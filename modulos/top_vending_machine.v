==> flow/design.v <==
module bcd_to_7seg ( 
	input [3:0] bcd, 
	output reg [6:0] seg 
); 
	always @(*) begin 
		case (bcd) 
			4'd0: seg = 7'b1000000; 
			4'd1: seg = 7'b1111001; 
			4'd2: seg = 7'b0100100; 
			4'd3: seg = 7'b0110000; 
			4'd4: seg = 7'b0011001; 
			4'd5: seg = 7'b0010010; 
			4'd6: seg = 7'b0000010; 
			4'd7: seg = 7'b1111000; 
			4'd8: seg = 7'b0000000; 
			4'd9: seg = 7'b0010000; 
			default: seg = 7'b1111111; 
		endcase 
	end 
endmodule
module fsm (
	input clk, 
	input rst, 
	input btn_start, 
	input btn_coin, 
	input btn_buy, 
	input btn_cancel, 
	input [1:0] sw_prod, 
	input collected,		
	output [6:0] seg_credit,  
	output [6:0] seg_change,  
	output reg led_motor,	 
	output [1:0] led_state,  
	output led_start, 
	output led_coin, 
	output led_buy, 
	output led_cancel
); 
	localparam IDLE = 2'b00; 
	localparam COINS = 2'b01; 
	localparam DISP  = 2'b10; 
	localparam PICK  = 2'b11; 
	reg [1:0] state, next_state; 
	reg [3:0] price; 
	reg [3:0] credit; 
	reg [3:0] change; 
	reg  prev_coin; 
	wire coin_pulse = btn_coin && ~prev_coin; 
	assign led_start  = btn_start; 
	assign led_coin   = btn_coin; 
	assign led_buy    = btn_buy; 
	assign led_cancel = btn_cancel; 
	assign led_state  = state; 
	reg [25:0] m_count; 
	reg m_active; 
	reg        await_collect;
always @(*) begin 
	case (sw_prod) 
		2'b00: price = 4; 
		2'b01: price = 9; 
		2'b10: price = 2; 
		2'b11: price = 7; 
		default: price = 0; 
	endcase 
end 
always @(posedge clk or posedge rst) begin 
	if (rst) begin 
		state         <= IDLE; 
		credit        <= 4'd0; 
		change        <= 4'd0; 
		led_motor     <= 1'b0; 
		prev_coin     <= 1'b0; 
		m_count       <= 4'd0; 
		m_active      <= 1'b0; 
		await_collect <= 1'b0;
	end else begin 
		state     <= next_state; 
		prev_coin <= btn_coin; 
		case (state) 
			IDLE: begin 
				credit     <= 4'd0; 
				led_motor  <= 1'b0; 
				m_active   <= 1'b0; 
				m_count    <= 4'd0; 
				if (!await_collect && btn_start)
					change <= 4'd0;                 
				else if (await_collect && collected) begin
					change        <= 4'd0;         
					await_collect <= 1'b0;			 
				end
			end 
			COINS: begin 
				led_motor <= 1'b0; 
				if (coin_pulse && credit < 4'd9) 
					credit <= credit + 4'd1; 
				if (btn_cancel) begin 
					change        <= credit;       
					credit        <= 4'd0; 			 
					await_collect <= 1'b0;         
				end 
			end 
			DISP: begin 
				if (credit >= price) begin 
					m_active      <= 1'b1; 
					m_count       <= 4'd10; 
					change        <= credit - price; 
					credit        <= 4'd0; 
					await_collect <= 1'b1;           
				end 
			end 
			PICK: begin 
				if (m_active) begin 
					if (m_count > 0) begin 
						m_count   <= m_count - 4'd1; 
						led_motor <= 1'b1; 
					end else begin 
						led_motor <= 1'b0; 
						m_active  <= 1'b0; 
					end 
				end else begin 
					led_motor <= 1'b0; 
				end
			end 
		endcase 
	end 
end 
always @(*) begin 
	case (state) 
		IDLE: begin
			if (await_collect && !collected)
				next_state = IDLE;
			else
				next_state = btn_start ? COINS : IDLE;
		end
		COINS: begin
			if (btn_cancel)
				next_state = IDLE;       
			else if (btn_buy && credit >= price)
				next_state = DISP; 
			else
				next_state = COINS;
		end
		DISP:  next_state = PICK; 
		PICK: begin
			if (m_active)
				next_state = PICK; 
			else
				next_state = IDLE;   
		end
		default: next_state = IDLE; 
	endcase 
end 
bcd_to_7seg u_credit ( .bcd(credit), .seg(seg_credit) ); 
bcd_to_7seg u_change ( .bcd(change), .seg(seg_change) ); 
endmodule
module top_vending_machine (
	input clk,  
	input rst,  
	input [3:0] btn,  
	input [1:0] sw,  
	input collected,	 
	output [6:0] hex_credit,  
	output [6:0] hex_change,  
	output [7:0] led	 
);
reg [3:0] btn_reg; 
always @(posedge clk or posedge rst) begin 
	if (rst) 
		btn_reg <= 4'b1111; 
	else 
		btn_reg <= btn; 
end 
	wire btn_start	= ~btn_reg[3]; 
	wire btn_coin	= ~btn_reg[0]; 
	wire btn_buy	= ~btn_reg[1]; 
	wire btn_cancel	= ~btn_reg[2]; 
	wire [1:0] led_state; 
fsm vm_inst ( 
	.clk (clk), 
	.rst(rst), 
	.btn_start (btn_start), 
	.btn_coin (btn_coin), 
	.btn_buy (btn_buy), 
	.btn_cancel (btn_cancel), 
	.sw_prod	(sw), 
	.collected (collected), 
	.seg_credit (hex_credit), 
	.seg_change (hex_change), 
	.led_motor (led[7]), 
	.led_state (led_state), 
	.led_start (led[0]), 
	.led_coin (led[1]), 
	.led_buy (led[2]), 
	.led_cancel (led[3]) 
); 
	assign led[5:4] = led_state; 
	assign led[6] = collected;	
endmodule
# --- Step by step through the tools: top_vending_machine ---
# What the tools print for top_vending_machine, step after step.
# Lines are those of the file above, counted from 1.
# Operators: Yosys type, input widths -> output width; for muxes data width and select width s.
# Cell names lack the library's common part.
setup:
  top: "top_vending_machine"
  clock_port: "clk"
  lib: "sky130hd"
  pvt_corner: "tt_025C_1v80"

# --- After elaboration ---
# Counts by Yosys on the flattened word-level netlist (proc, flatten, opt, wreduce; memories kept). Register bits leave out memories and registers merged into their read ports (data or address). Print and check cells are left out. Cells with the same type and inputs are merged into one.
# Yosys's memory passes give these memory sizes; they may raise the number of words (mostly to a power of two), join words into wider ones and drop unused or constant bits.
word_totals:
  regBits: 44
  romBits: 224
  memories: 2
  in_bits: 9
  out_inout_bits: 22
  wordCells: 84
mem_list:
  columns: ["name", "size", "word_bits", "read_ports", "write_ports", "line_no", "source"]
  rows:
  - ["(name not given)", 16, 7, 1, 0, 6, "case (bcd)"]
  - ["(name not given)", 16, 7, 1, 0, 6, null]
classes:
  add_sub_neg: 3
  cmp: 3
  equal: 14
  n_mux: 29
  n_logic: 5
  n_reduce_logical: 19
op_table:
  columns: ["op", "count"]
  rows:
  - ["$pmux 26 s3", 1]
  - ["$mux 26", 3]
  - ["$mux 4", 7]
  - ["$sub 26x1->26 const B", 1]
  - ["$gt 26x1->1 const B", 1]
  - ["$pmux 4 s3", 2]
  - ["$pmux 4 s4", 1]
  - ["$ne 2x1->1 const B", 4]
  - ["$eq 2x2->1 const B", 4]
  - ["$reduce_and 4->1", 2]
  - ["$pmux 2 s4", 1]
  - ["$mux 2", 4]
  - ["$mux 1", 7]
  - ["$logic_and 1x1->1", 6]
  - ["$reduce_bool 3->1", 2]
  - ["$pmux 1 s3", 2]
  - ["$not 1->1", 5]
  - ["$reduce_and 5->1", 1]
  - ["$eq 2x1->1 const B", 2]
  - ["$ne 2x2->1 const B", 2]
  - ["$logic_not 2->1", 2]
  - ["$add 4x1->4 const B", 1]
  - ["$sub 4x4->4", 1]
  - ["$ge 4x4->1", 1]
  - ["$lt 4x4->1 const B", 1]
  - ["$ne 3x1->1 const B", 1]
  - ["$ne 3x2->1 const B", 1]
  - ["$reduce_and 3->1", 1]
# Other operator kinds: 5; their cells: 6.

# --- Longest topological paths ---
# Yosys ltp: most cells in a row. Word level: on the elaborated netlist, between registers, memories and ports. Mapped: between sequential cells and ports; inverters and the memories' decode and read muxes count.
depth:
  word_depth: 7
  ABC_AREA: 0
  depth_mapped: 11
  depth_no_buf: 10

# --- Mapped cells and area ---
# Source: synth_stat.txt of the flow (Yosys; design flattened, memories mapped). It holds for the ABC_AREA given above (unset counts as 0); a run with the other value may have another netlist.
mapped:
  cells: 333
  yosys_area_um2: 2929.1
  seq_area_um2: 1106.1
  ffs: 44
  buffers: 17
by_type:
  columns: ["cell_type", "count", "area_total_um2"]
  rows:
  - ["dfrtp_1", 40, 1000.96]
  - ["ha_1", 25, 312.8]
  - ["nor2_1", 32, 120.115]
  - ["xor2_1", 13, 113.859]
  - ["a21oi_1", 22, 110.106]
  - ["o21ai_0", 22, 110.106]
  - ["dfstp_2", 4, 105.101]
  - ["nand2_1", 27, 101.347]
  - ["inv_1", 25, 93.84]
  - ["nor3_1", 13, 65.062]
  - ["xnor2_1", 7, 61.309]
  - ["nand3_1", 10, 50.048]
  - ["buf_4", 6, 45.043]
  - ["nand2b_1", 7, 43.792]
  - ["nand4_1", 7, 43.792]
  - ["nor4_1", 7, 43.792]
  - ["clkbuf_1", 10, 37.536]
  - ["nor2b_1", 6, 37.536]
# Other cell types: 28; their cells: 50.
# By module: a second synthesis without flattening, with its own total; a netlist apart from the flattened one above.
hier_totals:
  cells_unflattened: 348
  hier_area_um2: 3106.7
# Each row is one instance without its submodules.
modules:
  columns: ["mod", "n_inst", "cells", "area_um2", "seq_area_um2"]
  rows:
  - ["fsm", 1, 272, 2555.0, 1001.0]
  - ["bcd_to_7seg", 2, 33, 210.2, 0.0]
  - ["top_vending_machine", 1, 10, 131.4, 105.1]

# --- Path before layout ---
# OpenSTA on the mapped netlist: ideal clock, no wires. The path of least setup slack (recovery checks aside). Input and output delay are each 20% of the period. Register names are those of the netlist, which keeps one name where synthesis merged equal registers.
synth_path:
  path_type: "in2reg"
  startpoint: "input port sw[0]"
  endpoint: "register vm_inst.m_count[10]"
  tclk_ns: 3.58
  in_delay_ns: 0.716
  setup_time_ns: 0.132
  launch_ns: 0.716
  t_arrival_ns: 2.733
  required_time_ns: 3.448
  path_slack_ns: 0.715
  path_delay_ns: 2.149
  stages: 10
  n_path_buf: 1
  synth_period_reached_ns: 2.865
# "path_delay_ns" is the arrival time less input delay plus setup time.
# "stages" counts driving pins, that of a launching flip-flop among them; a cell with two outputs on the path counts twice.
# "synth_period_reached_ns" = period - worst setup slack (recovery checks aside). The figure is calculated, with input and output delays left at 20% of the set period.
# The rows between start and end are the longest chain of elaborated cells between them; the timing report does not say that the signal goes this way. Where chains are equally long, one stands for them.
# A line is the first line of the expression or statement that the cell stems from. Yosys adds cells for indexed reads and writes and turns some case tables into memories.
# A register here has more assigning lines than the two given.
synth_between:
  path_cell_list: "inv_1 -> ha_1 -> o21bai_1 -> ha_1 -> a21oi_1 -> o21a_1 -> a21oi_1 -> nor2b_1 -> clkbuf_1 -> nor2_1"
  elab_chain_len: 5
  cone_cells: 10
  classes_between: "1 x compare; 4 x eq/ne; 3 x mux; 2 x reduce/logical"
synth_rtl:
  columns: ["element", "line_no", "source"]
  rows:
  - ["start, declared", 160, "input [1:0] sw,"]
  - ["$eq 2x2->1", 58, "case (sw_prod)"]
  - ["$pmux 4 s4", 58, null]
  - ["$ge 4x4->1", 103, "if (credit >= price) begin"]
  - ["$mux 26", 103, null]
  - ["$pmux 26 s3", 79, "case (state)"]
  - ["end, assigned", 84, "m_count <= 4'd0;"]
  - ["end, assigned", 114, "m_count <= m_count - 4'd1;"]
  - ["end, declared", 54, "reg [25:0] m_count;"]

# --- Path in the finished layout ---
# Path of least setup slack in the final report of stored run 1 (OpenROAD, finished layout, wires in). Where an end is a register, its clock arrival counts in the times.
layout_path:
  path_type: "in2reg"
  startpoint: "input port sw[0]"
  endpoint: "register vm_inst.m_count[13]"
  tclk_ns: 3.31
  in_delay_ns: 0.66
  setup_time_ns: 0.06
  launch_ns: 0.66
  t_arrival_ns: 3.28
  required_time_ns: 3.54
  path_slack_ns: 0.26
  stages: 11
  n_path_buf: 1
# The rows between start and end are the longest chain of elaborated cells between them; the timing report does not say that the signal goes this way. Where chains are equally long, one stands for them.
# A register here has more assigning lines than the two given.
layout_between:
  path_cell_list: "clkdlybuf4s50_1 -> inv_1 -> ha_1 -> o21bai_1 -> fa_1 -> a21oi_1 -> o21a_1 -> a21oi_1 -> nor2b_1 -> or4_1 -> nand2_1"
  elab_chain_len: 5
  cone_cells: 10
  classes_between: "1 x compare; 4 x eq/ne; 3 x mux; 2 x reduce/logical"
layout_rtl:
  columns: ["element", "line_no", "source"]
  rows:
  - ["start, declared", 160, "input [1:0] sw,"]
  - ["$eq 2x2->1", 58, "case (sw_prod)"]
  - ["$pmux 4 s4", 58, null]
  - ["$ge 4x4->1", 103, "if (credit >= price) begin"]
  - ["$mux 26", 103, null]
  - ["$pmux 26 s3", 79, "case (state)"]
  - ["end, assigned", 84, "m_count <= 4'd0;"]
  - ["end, assigned", 114, "m_count <= m_count - 4'd1;"]
  - ["end, declared", 54, "reg [25:0] m_count;"]

top_vending_machine through Yosys and OpenROAD on sky130hd: 2 stored runs, unordered, with their settings and measured results. The constraints put input and output delay at 20% of the set period each and load the outputs with 0.01 pF.
"achieved_period_ns" means the clock period less the worst setup slack. The figure is calculated, with input and output delays left at 20% of the set period.
"worst_path_allowed_less_slack_ns" means the part of the period allowed to the worst setup path (the constraints hold back 20% at inputs and 20% at outputs) less its slack; where the path has registers, the arrival times of their clocks count too.
By "total_power_w" is meant OpenSTA's value without simulated activity: inputs other than the clock are taken to toggle once in ten clock periods, and the tool carries that through the logic.

--- stored run 1 ---
==> flow/run.sh <==
#!/bin/bash
# the make line also repeats the synthesis and layout settings of config.mk as NAME=value (left out here)
make -C /OpenROAD-flow-scripts/flow DESIGN_CONFIG=/design/flow/config.mk WORK_HOME=/design/flow/orfs CLKGATE_MAP_FILE= finish
==> flow/config.mk <==
export PLATFORM = sky130hd
export DESIGN_NAME = top_vending_machine
export DESIGN_NICKNAME = top_vending_machine
export VERILOG_FILES = /design/flow/design.v
export SDC_FILE = /design/flow/constraint.sdc
export NUM_CORES = 4
export LEC_CHECK = 0
export CAP_MARGIN = 20
export CORE_MARGIN = 2
export CORE_UTILIZATION = 38
export SLEW_MARGIN = 20
==> flow/constraint.sdc <==
create_clock -name core_clock -period 3.31 [get_ports {clk}]
set_input_delay 0.6620 -clock core_clock [delete_from_list [all_inputs] [get_ports {clk}]]
set_output_delay 0.6620 -clock core_clock [all_outputs]
set_load 0.01 [all_outputs]

==> results, as YAML <==
results:
  achieved_period_ns: 3.052
  stdcell_area_um2: 3453.3
  hold_ws_ns: 0.470
  worst_path_allowed_less_slack_ns: 2.39
  critical_path_type: "in2reg"
  dieArea_um2: 8426.3
  yosys.chip_area_um2: 2929.1
  worstSetupSlack_ns: 0.258
  final_util_pct: 45.4
  total_power_w: 0.002252
  setupTns_ns: 0.000

--- stored run 2 ---
==> flow/run.sh <==
#!/bin/bash
# the make line also repeats the synthesis and layout settings of config.mk as NAME=value (left out here)
make -C /OpenROAD-flow-scripts/flow DESIGN_CONFIG=/design/flow/config.mk WORK_HOME=/design/flow/orfs CLKGATE_MAP_FILE= finish
==> flow/config.mk <==
export PLATFORM = sky130hd
export DESIGN_NAME = top_vending_machine
export DESIGN_NICKNAME = top_vending_machine
export VERILOG_FILES = /design/flow/design.v
export SDC_FILE = /design/flow/constraint.sdc
export NUM_CORES = 4
export LEC_CHECK = 0
export ABC_AREA = 1
export CAP_MARGIN = 10
export CORE_MARGIN = 2
export CORE_UTILIZATION = 50
export CTS_CLUSTER_DIAMETER = 380
export CTS_CLUSTER_SIZE = 19
export GPL_ROUTABILITY_DRIVEN = 0
export MAX_ROUTING_LAYER = met4
export PLACE_DENSITY_LB_ADDON = 0.21
export SETUP_SLACK_MARGIN = 0.79
export SLEW_MARGIN = 20
export TNS_END_PERCENT = 50
==> flow/constraint.sdc <==
create_clock -name core_clock -period 3.83 [get_ports {clk}]
set_input_delay 0.7660 -clock core_clock [delete_from_list [all_inputs] [get_ports {clk}]]
set_output_delay 0.7660 -clock core_clock [all_outputs]
set_load 0.01 [all_outputs]

==> results, as YAML <==
results:
  stdcell_area_um2: 3814.9
  setupTns_ns: 0.000
  total_power_w: 0.002328
  final_util_pct: 59.7
  worst_path_allowed_less_slack_ns: 2.15
  critical_path_type: "reg2out"
  dieArea_um2: 7329.9
  worstSetupSlack_ns: 0.913
  hold_ws_ns: 0.472
  achieved_period_ns: 2.917
  yosys.chip_area_um2: 3330.7
